==> flow/design.v <==
module adder8(
  input wire       clk,
  input wire [7:0] in0,
  input wire [7:0] in1,
  output reg [7:0] out
);
  always @(posedge clk) begin
    out <= in0 + in1;
  end
endmodule
# Step by step through the tools: adder8
# Tool output for the design above, in the order of the flow.
# Lines are those of the file above, counted from 1.
# Operators carry their Yosys type and port widths (W data, S select, Z words).
inputs:
  design: "adder8"
  clk_port: "clk"
  cell_library: "sky130hd"
  lib_corner: "tt_025C_1v80"

# After elaboration
# Source: Yosys, flattened and elaborated, memories not mapped. Widths are those after wreduce; folded enables and synchronous resets count as part of the registers. Registers that Yosys merges into a memory's read port (data or address) are not register bits. Print and check cells do not count. Equal cells are merged and count once.
bits:
  ff_bits: 8
  elab_cells: 2
  in_bits: 17
op_classes:
  add_sub_neg: 1
ops:
  columns: ["operator", "count"]
  rows:
  - ["$add A8 B8 Y8", 1]

# Logic depth
# Longest topological path by Yosys (ltp), each cell counted once; first at word level (registers and memories cut), then after technology mapping (sequential cells cut; the memories' decode and read muxes count).
depth:
  word_depth: 1
  abc_area: 0
  mapped_depth: 6
  depth_no_buf: 6

# Mapped cells and area
# The flow's flattened synthesis, as Yosys stat reports it; memories are mapped. The netlist is that of the ABC_AREA named above (0 if unset); the other value can give another one.
# The area totals of this step are shown rounded.
by_type:
  columns: ["cell", "count"]
  rows:
  - ["sky130_fd_sc_hd__dfxtp_1", 8]
  - ["sky130_fd_sc_hd__ha_1", 7]
  - ["sky130_fd_sc_hd__a21oi_1", 5]
  - ["sky130_fd_sc_hd__o211ai_1", 3]
  - ["sky130_fd_sc_hd__fa_1", 1]
  - ["sky130_fd_sc_hd__inv_1", 5]
  - ["sky130_fd_sc_hd__xnor2_1", 2]
  - ["sky130_fd_sc_hd__xor2_1", 2]
  - ["sky130_fd_sc_hd__nor2b_4", 1]
  - ["sky130_fd_sc_hd__o21ai_0", 2]
  - ["sky130_fd_sc_hd__a221oi_1", 1]
  - ["sky130_fd_sc_hd__o2bb2ai_1", 1]
  - ["sky130_fd_sc_hd__o311ai_0", 1]
  - ["sky130_fd_sc_hd__o311ai_1", 1]
  - ["sky130_fd_sc_hd__o31a_1", 1]
  - ["sky130_fd_sc_hd__a211oi_1", 1]
  - ["sky130_fd_sc_hd__a21o_1", 1]
  - ["sky130_fd_sc_hd__nor3b_1", 1]
# Not listed: further types 6, cells in them 6.
synth_totals:
  ffs: 8
  seq_area_um2: 160
  cells: 50
  area_um2: 490
  buffers: 0

# Worst setup path after synthesis
# Source: OpenSTA report_checks on the synthesized netlist (no wires, ideal clock, input and output delay 20% of the period each), path of least setup slack; recovery checks are left aside. Register names are those of the netlist, which keeps one name where synthesis merged equal registers.
synth_timing:
  path_type: "input -> register"
  start: "in in0[0]"
  end: "reg out[6]"
  delay_ps: 1125
  setup_slack_ps: 747
  driving_pins: 6
  input_delay_ps: 468
  period_ps: 2340
  n_path_buf: 0
  arrival_time_ps: 1454
  launch_ps: 468
  period_less_setup_slack_ps: 1593
# "delay_ps" is the arrival time less input delay plus setup time.
# "driving_pins" counts driving pins, that of a launching flip-flop among them; a cell with two outputs on the path counts twice.
# "period_less_setup_slack_ps" = period - worst setup slack (recovery checks aside). The figure is calculated, with input and output delays left at 20% of the set period.
# Between the ends stands the longest chain of elaborated cells between them, by number of cells; it is not shown to be the way that was timed. Of several equally long chains one is given.
# A line is the first line of the expression or statement that the cell stems from. Yosys adds cells for indexed reads and writes and turns some case tables into memories.
synth_between:
  cell_sequence: "sky130_fd_sc_hd__ha_1 -> sky130_fd_sc_hd__inv_1 -> sky130_fd_sc_hd__fa_1 -> sky130_fd_sc_hd__nor2b_4 -> sky130_fd_sc_hd__o31a_1 -> sky130_fd_sc_hd__o311ai_1"
  elab_chain_cells: 1
  cone_cells: 1
  cone_lines: 1
  classes_between: "1 x add/sub"
synth_rtl:
  columns: ["element", "line", "rtl"]
  rows:
  - ["from (decl)", 3, "input wire [7:0] in0,"]
  - ["$add A8 B8 Y8", 8, "out <= in0 + in1;"]
  - ["to (assign)", 8, null]
  - ["to (decl)", 5, "output reg [7:0] out"]

# Path in the finished layout
# Path of least setup slack in the final report of run 1 (OpenROAD, finished layout, wires in). Where an end is a register, its clock arrival counts in the times.
# The path's times are printed in steps of 10 ps; the period is the one set.
layout_timing:
  path_type: "input -> register"
  start: "in in0[0]"
  end: "reg out[6]"
  period_ps: 2520
  arrival_time_ps: 2070
  n_path_buf: 1
  launch_ps: 500
  setup_slack_ps: 570
  input_delay_ps: 500
  driving_pins: 7
# Between the ends stands the longest chain of elaborated cells between them, by number of cells; it is not shown to be the way that was timed. Of several equally long chains one is given.
layout_between:
  cell_sequence: "sky130_fd_sc_hd__clkdlybuf4s50_1 -> sky130_fd_sc_hd__ha_1 -> sky130_fd_sc_hd__inv_1 -> sky130_fd_sc_hd__fa_1 -> sky130_fd_sc_hd__nor2b_4 -> sky130_fd_sc_hd__o31a_1 -> sky130_fd_sc_hd__o311ai_1"
  elab_chain_cells: 1
  cone_cells: 1
  cone_lines: 1
  classes_between: "1 x add/sub"
layout_rtl:
  columns: ["element", "line", "rtl"]
  rows:
  - ["from (decl)", 3, "input wire [7:0] in0,"]
  - ["$add A8 B8 Y8", 8, "out <= in0 + in1;"]
  - ["to (assign)", 8, null]
  - ["to (decl)", 5, "output reg [7:0] out"]

Hand-over note for adder8

Top module adder8; platform sky130hd; tools Yosys and OpenROAD; 2 stored runs in no particular order. Input and output delays are each 20% of the period that was set; the output load is 0.01 pF.
"achievedPeriod_ps" = clock period - worst setup slack. The figure is calculated, with input and output delays left at 20% of the set period.
"worstPathTime_ps" = time allowed to the worst setup path (clock period - input delay - output delay, where it has them) - its slack; a late launch clock adds to it, a late capture clock takes from it.
"power.total_uw" is the tool's figure for a default switching activity; nothing was simulated.
"worstPathTime_ps" is given in steps of 10 ps.
Results are given in rounded form.

--- run 1 ---
==> flow/run.sh <==
#!/bin/bash
# the make line also repeats the synthesis and layout settings of config.mk as NAME=value (left out here)
make -C /OpenROAD-flow-scripts/flow DESIGN_CONFIG=/design/flow/config.mk WORK_HOME=/design/flow/orfs CLKGATE_MAP_FILE= finish
==> flow/config.mk <==
export PLATFORM = sky130hd
export DESIGN_NAME = adder8
export DESIGN_NICKNAME = adder8
export VERILOG_FILES = /design/flow/design.v
export SDC_FILE = /design/flow/constraint.sdc
export NUM_CORES = 4
export LEC_CHECK = 0
export ABC_AREA = 0
export CAP_MARGIN = 10
export CELL_PAD_IN_SITES_GLOBAL_PLACEMENT = 2
export CORE_ASPECT_RATIO = 1.06
export CORE_MARGIN = 2
export CORE_UTILIZATION = 29
export CTS_CLUSTER_DIAMETER = 307
export GPL_ROUTABILITY_DRIVEN = 1
export MAX_ROUTING_LAYER = met5
export PLACE_DENSITY_LB_ADDON = 0.29
export SLEW_MARGIN = 40
export TNS_END_PERCENT = 75
==> flow/constraint.sdc <==
create_clock -name core_clock -period 2.52 [get_ports {clk}]
set_input_delay 0.5040 -clock core_clock [delete_from_list [all_inputs] [get_ports {clk}]]
set_output_delay 0.5040 -clock core_clock [all_outputs]
set_load 0.01 [all_outputs]

==> results, as YAML <==
results:
  setupTns_ps: 0
  utilization_pct: 48
  achievedPeriod_ps: 1953
  hold_worst_slack_ps: 850
  worst_setup_slack_ps: 570
  worstPathTime_ps: 1450
  timing.worst_path_kind: "input -> register"
  post_synth_area_um2: 490
  total_die_area_um2: 2000
  layout_stdcell_area_um2: 780
  power.total_uw: 410

--- run 2 ---
==> flow/run.sh <==
#!/bin/bash
# the make line also repeats the synthesis and layout settings of config.mk as NAME=value (left out here)
make -C /OpenROAD-flow-scripts/flow DESIGN_CONFIG=/design/flow/config.mk WORK_HOME=/design/flow/orfs CLKGATE_MAP_FILE= finish
==> flow/config.mk <==
export PLATFORM = sky130hd
export DESIGN_NAME = adder8
export DESIGN_NICKNAME = adder8
export VERILOG_FILES = /design/flow/design.v
export SDC_FILE = /design/flow/constraint.sdc
export NUM_CORES = 4
export LEC_CHECK = 0
export CAP_MARGIN = 20
export CELL_PAD_IN_SITES_DETAIL_PLACEMENT = 0
export CELL_PAD_IN_SITES_GLOBAL_PLACEMENT = 0
export CORE_ASPECT_RATIO = 0.63
export CORE_MARGIN = 7
export CORE_UTILIZATION = 19
export CTS_CLUSTER_DIAMETER = 388
export GPL_ROUTABILITY_DRIVEN = 0
export MAX_ROUTING_LAYER = met4
export PLACE_DENSITY_LB_ADDON = 0.02
export SETUP_SLACK_MARGIN = -0.06
export SLEW_MARGIN = 20
==> flow/constraint.sdc <==
create_clock -name core_clock -period 0.79 [get_ports {clk}]
set_input_delay 0.1580 -clock core_clock [delete_from_list [all_inputs] [get_ports {clk}]]
set_output_delay 0.1580 -clock core_clock [all_outputs]
set_load 0.01 [all_outputs]

==> results, as YAML <==
results:
  setupTns_ps: -1400
  utilization_pct: 42
  achievedPeriod_ps: 1116
  hold_worst_slack_ps: 140
  worst_setup_slack_ps: -330
  worstPathTime_ps: 960
  timing.worst_path_kind: "input -> register"
  post_synth_area_um2: 490
  total_die_area_um2: 4200
  layout_stdcell_area_um2: 1000
  power.total_uw: 1600

End of note.
